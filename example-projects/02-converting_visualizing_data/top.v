==> flow/design.v <==
module top
#(
  parameter STARTUP_WAIT = 32'd10000000
)
(
    input clk,      
    output ioSclk,  
    output ioSdin,  
    output ioCs,    
    output ioDc,    
    output ioReset, 
    input uartRx    
);
    wire [9:0] pixelAddress;
    wire [7:0] textPixelData, chosenPixelData;
    wire [5:0] charAddress;
    reg [7:0] charOutput;
    wire uartByteReady;
    wire [7:0] uartDataIn;
    wire [1:0] rowNumber;
    screen #(STARTUP_WAIT) scr(
        clk, 
        ioSclk, 
        ioSdin, 
        ioCs, 
        ioDc, 
        ioReset, 
        pixelAddress,
        chosenPixelData
    );
    textEngine te(
        clk,
        pixelAddress,
        textPixelData,
        charAddress,
        charOutput
    );
    assign rowNumber = charAddress[5:4];
    uart_rx #(.DELAY_FRAMES(434)) u (
        clk,
        uartRx,
        uartByteReady,  
        uartDataIn
    );
    uartTextRow row1(
        .clk(clk),
        .byteReady(uartByteReady),
        .data(uartDataIn),
        .outputCharIndex(charAddress[3:0]),
        .outByte(charOut1)
    );
    wire [7:0] charOut1;
    counterM counter(
        .clk(clk),
        .counterValue(counterValue)  
    );
    wire [7:0] counterValue;
    binaryRow row2(
        .clk(clk),
        .value(counterValue),
        .outputCharIndex(charAddress[3:0]),
        .outByte(charOut2)  
    );
    wire [7:0] charOut2;
    hexDecRow row3(
        .clk(clk),
        .value(counterValue),
        .outputCharIndex(charAddress[3:0]),
        .outByte(charOut3)
    );
    wire [7:0] charOut3;
    progressRow row4(
        .clk(clk),
        .value(counterValue),
        .pixelAddress(charAddress[3:0]),
        .outByte(progressPixelData)
    );
    wire [7:0] progressPixelData;
    always @(posedge clk) begin
        case (rowNumber)
            0: charOutput <= charOut1;
            1: charOutput <= charOut2;
            2: charOutput <= charOut3;
            default: charOutput <= 8'b0000_0000;  
        endcase
    end
    assign chosenPixelData = (rowNumber == 3) ? progressPixelData : textPixelData;
endmodule
module counterM(
    input clk,
    output reg [7:0] counterValue = 0,
);
    reg [32:0] clockCounter = 0;
    localparam WAIT_TIME = 50000000;
    always @(posedge clk) begin
        if (clockCounter == WAIT_TIME) begin
            clockCounter <= 0;
            counterValue <= counterValue + 1;
        end
        else
            clockCounter <= clockCounter + 1;
    end
endmodule
# Reports on counterM
# What the tools print for counterM, step after step.
# Lines are those of the file above, counted from 1.
# Library cell names are shortened.
# A cell with n/a has no value.
# design
top_module	counterM
clk_port	clk
cell_library	sky130hd
lib_corner	tt_025C_1v80

# Word-level counts
# Source: Yosys, flattened and elaborated, memories not mapped. Widths are those after wreduce; folded enables and synchronous resets count as part of the registers. Registers that Yosys merges into a memory's read port (data or address) are not register bits. Print and check cells do not count. Equal cells are merged and count once.
# op_classes
n_eq	1
add_sub_neg	2
# ops
operator	count
adder 33 x 1 -> 33 bit (second input constant)	1
equality test 33 x 26 -> 1 bit (second input constant)	1
adder 8 x 1 -> 8 bit (second input constant)	1
# word_totals
inputBits	1
word_cells	5
reg_bits	41

# Depth
# Longest topological path by Yosys (ltp), each cell counted once; first at word level (registers and memories cut), then after technology mapping (sequential cells cut; the memories' decode and read muxes count).
# depth
ltp_word	1
abc_area	0
mapped_depth	8

# After synthesis
# Source: synth_stat.txt of the flow (Yosys; design flattened, memories mapped). It holds for the ABC_AREA given above (unset counts as 0); a run with the other value may have another netlist.
# The area totals of this step are shown rounded.
# types
cell	count
dfxtp_1	33
edfxtp_1	8
xnor2_1	25
nor2_1	24
nand3_1	16
xor2_1	9
nand4_1	11
nand2_1	13
ha_1	3
inv_1	10
and4_1	4
and3_1	5
nor4b_1	3
nand4_2	2
nor3_1	5
nand3_2	2
nor3_2	2
nor4_1	3
# Other cell types: 14; their cells: 18.
# synth_totals
cells	196
mapped_area_um2	1900
flip_flops	41

# Worst setup path after synthesis
# Source: OpenSTA report_checks on the synthesized netlist (no wires, ideal clock, input and output delay 20% of the period each), path of least setup slack; recovery checks are left aside. Register names are those of the netlist, which keeps one name where synthesis merged equal registers.
# synth_timing
path_type	register to register
from	reg clockCounter[0]
to	reg counterValue[0]
tclk_ns	2.82
stages	8
t_first_pin_ns	0.000
delay_ns	1.779
arrival_time_ns	1.470
setup_ns	0.309
setup_slack_ns	1.041
period_less_setup_slack_ns	1.779
# "delay_ns" is the arrival time less input delay plus setup time.
# "stages": output pins that drive a net of the path, with the launching flip-flop's if there is one; two outputs of one cell count as two.
# "period_less_setup_slack_ns" = period - worst setup slack (recovery checks aside). The figure is calculated, with input and output delays left at 20% of the set period.
# Between the ends stands the longest chain of elaborated cells between them, by number of cells; it is not shown to be the way that was timed. Of several equally long chains one is given.
# A line is the first line of the expression or statement that the cell stems from. Yosys adds cells for indexed reads and writes and turns some case tables into memories.
# synth_via
path_cell_list	dfxtp_1 > inv_1 > ha_1 > nor4b_1 > and4_1 > nand4_1 > nor2_2 > buf_4
elab_chain_cells	1
# synth_lines
element	line_no	rtl
start: declaration	93	reg [32:0] clockCounter = 0;
start: assignment	97	clockCounter <= 0;
start: assignment	101	clockCounter <= clockCounter + 1;
equality test 33 x 26 -> 1 bit	96	if (clockCounter == WAIT_TIME) begin
end: assignment	98	counterValue <= counterValue + 1;
end: declaration	91	output reg [7:0] counterValue = 0,

# Timing after layout
# From the final timing report of flow run A: the path of least setup slack in the routed layout; clock arrival at registers is part of the times.
# layout_timing
path_type	register to register
from	reg clockCounter[0]
to	reg counterValue[0]
arrival_time_ns	1.93
t_first_pin_ns	0.30
tclk_ns	2.22
setup_slack_ns	0.31
stages	8
setup_ns	0.28
# Between the ends stands the longest chain of elaborated cells between them, by number of cells; it is not shown to be the way that was timed. Of several equally long chains one is given.
# layout_via
path_cell_list	dfxtp_1 > inv_1 > ha_1 > nor4b_1 > and4_1 > nand4_1 > nor2_2 > buf_12
elab_chain_cells	1
# layout_lines
element	line_no	rtl
start: declaration	93	reg [32:0] clockCounter = 0;
start: assignment	97	clockCounter <= 0;
start: assignment	101	clockCounter <= clockCounter + 1;
equality test 33 x 26 -> 1 bit	96	if (clockCounter == WAIT_TIME) begin
end: assignment	98	counterValue <= counterValue + 1;
end: declaration	91	output reg [7:0] counterValue = 0,

Lab notebook: counterM

Settings and measured results of 2 stored flow runs for module counterM (sky130hd), not sorted in any way. The constraints put input and output delay at 20% of the set period each and load the outputs with 0.01 pF.
"worst_path_time_ns": the worst setup path's part of the clock period (all of it between registers, 20% less for each end at a port) less its slack. A launch clock that arrives late makes it longer, a capture clock that arrives late makes it shorter.
"power_w" rests on the timing tool's default activity at the inputs, not on a simulated workload.
Measured values are rounded.

Flow run A, flow files:
==> flow/run.sh <==
#!/bin/bash
# the make line also repeats the synthesis and layout settings of config.mk as NAME=value (left out here)
make -C /OpenROAD-flow-scripts/flow DESIGN_CONFIG=/design/flow/config.mk WORK_HOME=/design/flow/orfs CLKGATE_MAP_FILE= finish
==> flow/config.mk <==
export PLATFORM = sky130hd
export DESIGN_NAME = counterM
export DESIGN_NICKNAME = counterM
export VERILOG_FILES = /design/flow/design.v
export SDC_FILE = /design/flow/constraint.sdc
export NUM_CORES = 4
export LEC_CHECK = 0
export CAP_MARGIN = 20
export CORE_MARGIN = 10
export CORE_UTILIZATION = 26
export CTS_CLUSTER_DIAMETER = 277
export CTS_CLUSTER_SIZE = 17
export GPL_ROUTABILITY_DRIVEN = 0
export MIN_ROUTING_LAYER = met1
export PLACE_DENSITY = 0.8
export SETUP_SLACK_MARGIN = -0.21
export SLEW_MARGIN = 30
==> flow/constraint.sdc <==
create_clock -name core_clock -period 2.22 [get_ports {clk}]
set_input_delay 0.4440 -clock core_clock [delete_from_list [all_inputs] [get_ports {clk}]]
set_output_delay 0.4440 -clock core_clock [all_outputs]
set_load 0.01 [all_outputs]

==> results of flow run A, as CSV <==
result,value
worstSetupSlack_ns,0.31
tns_setup_ns,0.000
power_w,0.0014
ws_hold_ns,0.48
worst_path_time_ns,1.91
critical_path_type,"register to register"
final_util_pct,31
post_synth_area_um2,1900
die_um2,11000

Flow run B, flow files:
==> flow/run.sh <==
#!/bin/bash
# the make line also repeats the synthesis and layout settings of config.mk as NAME=value (left out here)
make -C /OpenROAD-flow-scripts/flow DESIGN_CONFIG=/design/flow/config.mk WORK_HOME=/design/flow/orfs CLKGATE_MAP_FILE= finish
==> flow/config.mk <==
export PLATFORM = sky130hd
export DESIGN_NAME = counterM
export DESIGN_NICKNAME = counterM
export VERILOG_FILES = /design/flow/design.v
export SDC_FILE = /design/flow/constraint.sdc
export NUM_CORES = 4
export LEC_CHECK = 0
export CAP_MARGIN = 0
export CORE_ASPECT_RATIO = 0.6
export CORE_MARGIN = 2
export CORE_UTILIZATION = 52
export CTS_CLUSTER_DIAMETER = 206
export GPL_ROUTABILITY_DRIVEN = 0
export MAX_ROUTING_LAYER = met5
export PLACE_DENSITY = 0.77
export SETUP_SLACK_MARGIN = 0.35
export SLEW_MARGIN = 20
export TNS_END_PERCENT = 65
==> flow/constraint.sdc <==
create_clock -name core_clock -period 3.28 [get_ports {clk}]
set_input_delay 0.6560 -clock core_clock [delete_from_list [all_inputs] [get_ports {clk}]]
set_output_delay 0.6560 -clock core_clock [all_outputs]
set_load 0.01 [all_outputs]

==> results of flow run B, as CSV <==
result,value
worstSetupSlack_ns,0.91
tns_setup_ns,0.000
power_w,0.001
ws_hold_ns,0.47
worst_path_time_ns,2.37
critical_path_type,"register to register"
final_util_pct,64
post_synth_area_um2,1900
die_um2,4200
