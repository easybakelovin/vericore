==> flow/design.v <==
`timescale 1ns / 1ps
module simple_pwm (
    input wire clk,           
    input wire rst,           
    input wire [7:0] i_duty,    
    output reg o_pwm,        
    output reg [7:0] counter
);
always @(posedge clk or posedge rst) begin
    if (rst)
        counter <= 8'd0;       
    else if (counter == 8'd255)  
        counter <= 0;
    else 
        counter <= counter + 1;   
    end
always @(posedge clk or posedge rst) begin
    if (rst)
        o_pwm <= 0;       
    else
        o_pwm <= (counter < i_duty) ? 1 : 0;  
    end
endmodule
Step by step through the tools: simple_pwm

What the tools print for simple_pwm, step after step.
Line numbers count from 1 in the design file above.
Library cell names are shortened.
Not given: -

Design top: simple_pwm
Clock: clk
Standard-cell library: sky130hd
Timing corner: tt_025C_1v80

Elaborated design

Source: Yosys, flattened and elaborated, memories not mapped. Widths are those after wreduce; folded enables and synchronous resets count as part of the registers. Registers that Yosys merges into a memory's read port (data or address) are not register bits. Print and check cells do not count. Equal cells are merged and count once.

Add/sub/neg operators: 1
$lt $le $gt $ge: 1
Eq/ne operators: 1
Muxes and demuxes: 2

Operator list:

| kind                                                           | number |
| 8-bit by 1-bit adder with 8-bit output (second input constant) | 1 |
| 8-bit < comparator                                             | 1 |
| 8-bit equality test (second input constant)                    | 1 |
| 8-bit 2-to-1 mux                                               | 1 |
| 1-bit 2-to-1 mux                                               | 1 |

Bits in registers: 9
Bits of input ports: 10
Output and inout port bits: 9
Cells after elaboration: 7

Longest topological paths

Yosys ltp: most cells in a row. Word level: on the elaborated netlist, between registers, memories and ports. Mapped: between sequential cells and ports; inverters and the memories' decode and read muxes count.

Depth after elaboration: 2
ABC_AREA: 1
Gate-level depth with buffers: 7
Mapped depth without buffers: 7

Netlist

Yosys stat after the flow's synthesis: flattened, memories mapped to cells. It holds for the ABC_AREA given above (unset counts as 0); a run with the other value may have another netlist.
The area totals of this step are shown rounded.

Mapped cells: 69
Chip area (Yosys): 580 um2
Sequential part of the area: 230 um2
Flip-flops: 9
Buffer cells: 0

Cells by type:

| type     | number | area in all (um2) |
| dfrtp_1  | 9      | 225.216 |
| ha_1     | 8      | 100.096 |
| nand2_1  | 14     | 52.55 |
| inv_1    | 13     | 48.797 |
| nor2_1   | 6      | 22.522 |
| a21oi_1  | 4      | 20.019 |
| nand3_4  | 1      | 17.517 |
| xnor2_1  | 2      | 17.517 |
| nor2_4   | 1      | 11.261 |
| nor3_1   | 2      | 10.01 |
| nor3_2   | 1      | 10.01 |
| o21ai_0  | 2      | 10.01 |
| xor2_1   | 1      | 8.758 |
| inv_2    | 2      | 7.507 |
| o21a_1   | 1      | 7.507 |
| o21bai_1 | 1      | 7.507 |
| nand4_1  | 1      | 6.256 |

Worst setup path after synthesis

OpenSTA on the mapped netlist: ideal clock, no wires. The path of least setup slack (recovery checks aside). Input and output delay are each 20% of the period. Register names are those of the netlist, which keeps one name where synthesis merged equal registers.

Path type: register to register
From: register counter[0]
To: register counter[6]
Clock period: 1.52 ns
Setup time: 0.127 ns
Launch time at the first pin: 0.000 ns
Data arrival time: 1.070 ns
Required time: 1.393 ns
Setup slack: 0.323 ns
Path delay: 1.197 ns
Stages: 6
Path buffers: 0
Synthesis period reached: 1.197 ns

"path delay" = arrival - input delay + setup time.
"stages": output pins that drive a net of the path, with the launching flip-flop's if there is one; two outputs of one cell count as two.
"synthesis period reached" = period - worst setup slack (recovery checks aside). The figure is calculated, with input and output delays left at 20% of the set period.
Between the ends stands the longest chain of elaborated cells between them, by number of cells; it is not shown to be the way that was timed. Of several equally long chains one is given.
Each line given opens the expression or statement behind the cell; cells for indexed reads and writes are added by Yosys, which also makes memories of some case tables.
A register here has more assigning lines than the two given.

Path through: dfrtp_1 -> ha_1 -> nand2_1 -> nor2_1 -> nand2_1 -> xnor2_1
Cells in the longest elaborated chain: 2
Elaborated cells on any way between the ends: 3
RTL lines with such cells: 2
Classes of those cells: add/sub: 1; eq/ne: 1; mux: 1

RTL lines, path after synthesis:

| element                                | RTL line | RTL |
| start: declaration                     | 7        | `output reg [7:0] counter` |
| start: assignment                      | 11       | `counter <= 8'd0;` |
| start: assignment                      | 15       | `counter <= counter + 1;` |
| 8-bit by 1-bit adder with 8-bit output | 15       |  |
| 8-bit 2-to-1 mux                       | 12       | `else if (counter == 8'd255)` |
| end: assignment                        | 11       |  |
| end: assignment                        | 15       |  |
| end: declaration                       | 7        |  |

Path in the finished layout

From the final timing report of stored run 2: the path of least setup slack in the routed layout; clock arrival at registers is part of the times.

Path type: register to output
From: register counter[1]
To: output port counter[1]
Clock period: 1.45 ns
Output delay: 0.29 ns
Launch time at the first pin: 0.26 ns
Data arrival time: 0.89 ns
Required time: 1.16 ns
Setup slack: 0.27 ns
Stages: 2
Path buffers: 1

A register here has more assigning lines than the two given.

Path through: dfrtp_1 -> clkdlybuf4s15_1
Cells in the longest elaborated chain: 0
Elaborated cells on any way between the ends: 0
RTL lines with such cells: 0

RTL lines, path post-layout:

| element            | RTL line | RTL |
| start: declaration | 7        | `output reg [7:0] counter` |
| start: assignment  | 11       | `counter <= 8'd0;` |
| start: assignment  | 15       | `counter <= counter + 1;` |
| end: declaration   | 7        |  |

Memo
Re: implementation data of simple_pwm

Top module simple_pwm; platform sky130hd; tools Yosys and OpenROAD; 2 stored runs in no particular order. Input and output delays are each 20% of the period that was set; the output load is 0.01 pF.
"achieved clock period" = clock period - worst setup slack. The figure is calculated, with input and output delays left at 20% of the set period.
"time of the worst setup path" means the part of the period allowed to the worst setup path (the constraints hold back 20% at inputs and 20% at outputs) less its slack; where the path has registers, the arrival times of their clocks count too.
"power" is the tool's figure for a default switching activity; nothing was simulated.
The results are shown rounded.
Settings: - = not set for that run.
Results: - = not shown.

| setting or result                      | stored run 1 | stored run 2       |
| period_ns                              | 2.16         | 1.45               |
| CORE_UTILIZATION                       | 56           | 17                 |
| SETUP_SLACK_MARGIN                     | 0.26         | 0.25               |
| PLACE_DENSITY_LB_ADDON                 | 0.23         | 0.19               |
| CELL_PAD_IN_SITES_GLOBAL_PLACEMENT     | 1            | 1                  |
| ABC_AREA                               | 0            | 1                  |
| GPL_TIMING_DRIVEN                      | 0            | -                  |
| GPL_ROUTABILITY_DRIVEN                 | 1            | -                  |
| CAP_MARGIN                             | 30           | 20                 |
| MAX_ROUTING_LAYER                      | met5         | met4               |
| CORE_MARGIN                            | 2            | 2                  |
| SLEW_MARGIN                            | 20           | 20                 |
| CTS_CLUSTER_SIZE                       | -            | 96                 |
| MIN_ROUTING_LAYER                      | -            | met2               |
| achieved clock period (ns)             | -            | 1.181              |
| post-layout utilization (%)            | -            | 31                 |
| full die area (um2)                    | -            | 3900               |
| setup slack of the worst path (ns)     | -            | 0.27               |
| power (W)                              | -            | 0.00053            |
| time of the worst setup path (ns)      | -            | 0.89               |
| type of the worst setup path           | -            | register to output |
| total negative slack (ns)              | -            | 0.000              |
| synthesized cell area (um2)            | -            | 580                |
| standard-cell area after routing (um2) | -            | 1000               |

Stored run 1: stopped before the end: placement reported FLW-0024
