==> flow/design.v <==
module uart_tx #(
    parameter DELAY_FRAMES = 868  
) 
(
    input clk,
    input reset,
    input btn1,
    output uart_tx 
);
    reg [3:0] txState = 0;
    reg [24:0] txCounter = 0;
    reg [7:0] dataOut = 0;
    reg txPinRegister = 1;
    reg [2:0] txBitNumber = 0;
    reg [3:0] txByteCounter = 0;
    assign uart_tx = txPinRegister;
    localparam MEMORY_LENGTH = 12;  
    reg [7:0] testMemory [MEMORY_LENGTH-1:0];  
    always @(posedge clk) begin
        if (reset) begin
            testMemory[0]  <= "O";   
            testMemory[1]  <= "s";   
            testMemory[2]  <= "c";   
            testMemory[3]  <= "a";   
            testMemory[4]  <= "r";   
            testMemory[5]  <= "M";   
            testMemory[6]  <= " ";   
            testMemory[7]  <= "i";   
            testMemory[8]  <= "s";   
            testMemory[9]  <= " ";   
            testMemory[10] <= "o";   
            testMemory[11] <= "k";   
        end
    end
    localparam TX_STATE_IDLE = 0;  
    localparam TX_STATE_START_BIT = 1;  
    localparam TX_STATE_WRITE = 2;  
    localparam TX_STATE_STOP_BIT = 3;  
    localparam TX_STATE_DEBOUNCE = 4;  
    always @(posedge clk) begin
        case (txState)
            TX_STATE_IDLE: begin
                if (btn1 == 0) begin
                    txState <= TX_STATE_START_BIT;
                    txCounter <= 0;
                    txByteCounter <= 0;
                end
                else begin
                    txPinRegister <= 1;
                end
            end 
            TX_STATE_START_BIT: begin
                txPinRegister <= 0;
                if ((txCounter + 1) == DELAY_FRAMES) begin
                    txState <= TX_STATE_WRITE;
                    dataOut <= testMemory[txByteCounter];
                    txBitNumber <= 0;
                    txCounter <= 0;
                end else 
                    txCounter <= txCounter + 1;
            end
            TX_STATE_WRITE: begin
                txPinRegister <= dataOut[txBitNumber];
                if ((txCounter + 1) == DELAY_FRAMES) begin
                    if (txBitNumber == 3'b111) begin
                        txState <= TX_STATE_STOP_BIT;
                    end else begin
                        txState <= TX_STATE_WRITE;
                        txBitNumber <= txBitNumber + 1;
                    end
                    txCounter <= 0;
                end else 
                    txCounter <= txCounter + 1;
            end
            TX_STATE_STOP_BIT: begin
                txPinRegister <= 1;
                if ((txCounter + 1) == DELAY_FRAMES) begin
                    if (txByteCounter == MEMORY_LENGTH - 1) begin
                        txState <= TX_STATE_DEBOUNCE;
                    end else begin
                        txByteCounter <= txByteCounter + 1;
                        txState <= TX_STATE_START_BIT;
                    end
                    txCounter <= 0;
                end else 
                    txCounter <= txCounter + 1;
            end
            TX_STATE_DEBOUNCE: begin
                if (txCounter == 23'b111111111111111111) begin
                    if (btn1 == 1) 
                        txState <= TX_STATE_IDLE;
                end else
                    txCounter <= txCounter + 1;
            end
        endcase      
    end
endmodule
* Reports on uart_tx
Tool output for the design above, in the order of the flow. Lines are those of the file above, counted from 1. Library cell names are shortened. The mark - stands for no value.
Inputs: top module uart_tx, clock port clk, library sky130hd, timing corner tt_025C_1v80

* Word-level counts
Yosys after proc, flatten, opt, wreduce and memory -nomap, before mapping. Print and check cells are not counted. Equal cells are merged and count once.
Storage and ports: bits of input ports 3, register bits after elaboration 45
Operators by class: shift-type cells 1, mux-type cells 24, add/sub/neg operators 3, eq/ne operators 28, reductions and logical operators 15
Operators by type and width (count):
- 8-bit parallel mux with 10-bit select | 1
- 25-bit parallel mux with 3-bit select | 1
- 25-bit 2-to-1 mux | 3
- 4-bit 2-to-1 mux | 9
- 32-bit by 10-bit equality test with 1-bit output with constant B | 1
- 25-bit by 1-bit adder with 26-bit output with constant B | 1
- 25-bit by 18-bit equality test with 1-bit output with constant B | 1
- 2-bit inequality test with constant B | 10
- 4-bit by 3-bit equality test with 1-bit output with constant B | 5
- 4-bit parallel mux with 5-bit select | 1
- 4-bit by 2-bit equality test with 1-bit output with constant B | 4
- 4-bit equality test with constant B | 4
- 3-bit 2-to-1 mux | 4
- 4-bit by 1-bit equality test with 1-bit output with constant B | 2
- 4-bit zero test | 2
- 4-bit AND reduction | 2
- 8-bit by 3-bit indexed select with 1-bit output | 1
- 4-bit parallel mux with 2-bit select | 1
- 7-bit AND reduction | 1
- 3-bit parallel mux with 2-bit select | 1
- 5-bit nonzero test | 1
- 2-bit AND reduction | 2
- 2-bit nonzero test | 2
- 2-bit OR reduction | 2
- 4-bit by 1-bit adder with 4-bit output with constant B | 1
- 4-bit nonzero test | 1
- 1-bit parallel mux with 4-bit select | 1
- 3-bit by 1-bit adder with 3-bit output with constant B | 1
Other operator kinds: 4; their cells: 5.

* Depth
Yosys ltp: most cells in a row. Word level: on the elaborated netlist, between registers, memories and ports. Mapped: between sequential cells and ports; inverters and the memories' decode and read muxes count.
Depth: depth in word-level cells 4, ABC_AREA 0, gate-level depth with buffers 8, mapped depth without buffers 8

* Netlist
Yosys stat after the flow's synthesis: flattened, memories mapped to cells. It holds for the ABC_AREA given above (unset counts as 0); a run with the other value may have another netlist. The area totals of this step are shown rounded.
Synthesis totals: sequential area 1290 µm², chip area (Yosys) 2790 µm², mapped cells 273, buffers 13, flip-flops 43
Cells by type:
- edfxtp_1 | count 43, area in all 1.29E+03 µm²
- nor2_1 | count 37, area in all 138.883 µm²
- xnor2_1 | count 15, area in all 131.376 µm²
- xor2_1 | count 11, area in all 96.342 µm²
- ha_1 | count 7, area in all 87.584 µm²
- nor3_1 | count 17, area in all 85.082 µm²
- nand4_1 | count 12, area in all 75.072 µm²
- nand3_1 | count 14, area in all 70.067 µm²
- nand2_1 | count 16, area in all 60.058 µm²
- o21ai_0 | count 11, area in all 55.053 µm²
- a21oi_1 | count 7, area in all 35.034 µm²
- buf_6 | count 3, area in all 33.782 µm²
- nor3_4 | count 2, area in all 32.531 µm²
- nand2b_1 | count 5, area in all 31.28 µm²
- clkbuf_1 | count 7, area in all 26.275 µm²
- inv_1 | count 7, area in all 26.275 µm²
- and2_1 | count 4, area in all 25.024 µm²
- mux4_2 | count 1, area in all 22.522 µm²
Not listed: further types 37, cells in them 54.

* Timing after synthesis
Path of least setup slack by OpenSTA after synthesis, without wires, with an ideal clock, recovery checks aside; 20% of the period is set as input and as output delay. Where synthesis merged equal registers, the netlist keeps one of their names.
Timing post-synthesis: path kind register to register, start point reg txCounter[0], end point reg txCounter[0], buffers on the path 0, clock period 3.16 ns, required time 2.745 ns, setup slack 0.246 ns, driving pins on the path 7, arrival time 2.499 ns, launch time at the first pin 0.000 ns, delay of the path 2.914 ns, period reached after synthesis 2.914 ns
"delay of the path" = arrival - input delay + setup time. "driving pins on the path": output pins that drive a net of the path, with the launching flip-flop's if there is one; two outputs of one cell count as two. "period reached after synthesis" is the clock period less the worst setup slack; recovery checks do not enter. This is arithmetic on one report: input and output delays are still those of the set period (20% each). The rows between start and end are the longest chain of elaborated cells between them; the timing report does not say that the signal goes this way. Where chains are equally long, one stands for them. A line is the first line of the expression or statement that the cell stems from. Yosys adds cells for indexed reads and writes and turns some case tables into memories. At most two assigning lines are given for a register; there are more. Only ways into the end's enable, where the timed path ends, are counted here.
Between the ends, post-synthesis: cells stage by stage edfxtp_1 -> ha_1 -> nand4_1 -> nor2_2 -> nand2_1 -> nor3_1 -> a21oi_1, cells in the longest elaborated chain 3, elaborated cells between the ends (all ways) 3
RTL lines, path post-synthesis:
- start: declaration | RTL line 11 | reg [24:0] txCounter = 0;
- start: assignment | RTL line 60 | txCounter <= txCounter + 1;
- start: assignment | RTL line 73 | txCounter <= txCounter + 1;
- 25-bit by 18-bit equality test with 1-bit output | RTL line 89 | if (txCounter == 23'b111111111111111111) begin
- 2-bit inequality test
- 3-bit AND reduction
- end: assignment | RTL line 86 | txCounter <= txCounter + 1;
- end: assignment | RTL line 93 | txCounter <= txCounter + 1;
- end: declaration | RTL line 11

* Path in the finished layout
Path of least setup slack in the final report of record 1 (OpenROAD, finished layout, wires in). Where an end is a register, its clock arrival counts in the times.
Timing post-layout: path kind register to register, start point reg txCounter[4], end point reg txState[2], clock period 2.11 ns, setup slack -0.68 ns, required time 2.08 ns, launch time at the first pin 0.28 ns, driving pins on the path 9, arrival time 2.76 ns, buffers on the path 1
The rows between start and end are the longest chain of elaborated cells between them; the timing report does not say that the signal goes this way. Where chains are equally long, one stands for them. At most two assigning lines are given for a register; there are more. Only ways into the end's enable, where the timed path ends, are counted here.
Between the ends, post-layout: cells stage by stage edfxtp_1 -> buf_4 -> nand4_1 -> nor2_4 -> a2111o_1 -> a211oi_2 -> o2111ai_2 -> or4_4 -> a22oi_2, cells in the longest elaborated chain 4, elaborated cells between the ends (all ways) 8
RTL lines, path post-layout:
- start: declaration | RTL line 11 | reg [24:0] txCounter = 0;
- start: assignment | RTL line 60 | txCounter <= txCounter + 1;
- start: assignment | RTL line 73 | txCounter <= txCounter + 1;
- 25-bit by 1-bit adder with 26-bit output | RTL line 77 | if ((txCounter + 1) == DELAY_FRAMES) begin
- 32-bit by 10-bit equality test with 1-bit output | RTL line 77
- 2-bit inequality test
- 7-bit AND reduction
- end: assignment | RTL line 79 | txState <= TX_STATE_DEBOUNCE;
- end: assignment | RTL line 82 | txState <= TX_STATE_START_BIT;
- end: declaration | RTL line 10 | reg [3:0] txState = 0;

Measured data: module uart_tx, platform sky130hd, 2 stored runs of the flow under differing settings, order arbitrary. Input and output delays are each 20% of the period that was set; the output load is 0.01 pF.
"worst setup path time" means the part of the period allowed to the worst setup path (the constraints hold back 20% at inputs and 20% at outputs) less its slack; where the path has registers, the arrival times of their clocks count too.
Measured values are rounded.
[record 1] settings: period_ns=2.11, CORE_UTILIZATION=23, SETUP_SLACK_MARGIN=0.12, PLACE_DENSITY=0.68, CELL_PAD_IN_SITES_GLOBAL_PLACEMENT=2, GPL_TIMING_DRIVEN=0, GPL_ROUTABILITY_DRIVEN=1, CTS_CLUSTER_DIAMETER=199, MIN_ROUTING_LAYER=met1, CAP_MARGIN=20, CORE_MARGIN=2, SLEW_MARGIN=20
[record 1] result: chip area after synthesis (Yosys) 2790 µm², die area 13000 µm², standard-cell area of the final layout 3650 µm², utilization 30.7 %, worst setup slack after layout -0.680 ns, total negative slack -13.7 ns, worst setup path time 2.79 ns, worst setup path kind register to register
[record 2] settings: period_ns=3.55, SETUP_SLACK_MARGIN=0.19, CAP_MARGIN=20, CORE_MARGIN=2, CORE_UTILIZATION=40, SLEW_MARGIN=20
[record 2] result: chip area after synthesis (Yosys) 2790 µm², die area 7650 µm², standard-cell area of the final layout 2970 µm², utilization 43.9 %, worst setup slack after layout 0.622 ns, total negative slack 0.000 ns, worst setup path time 2.93 ns, worst setup path kind register to register
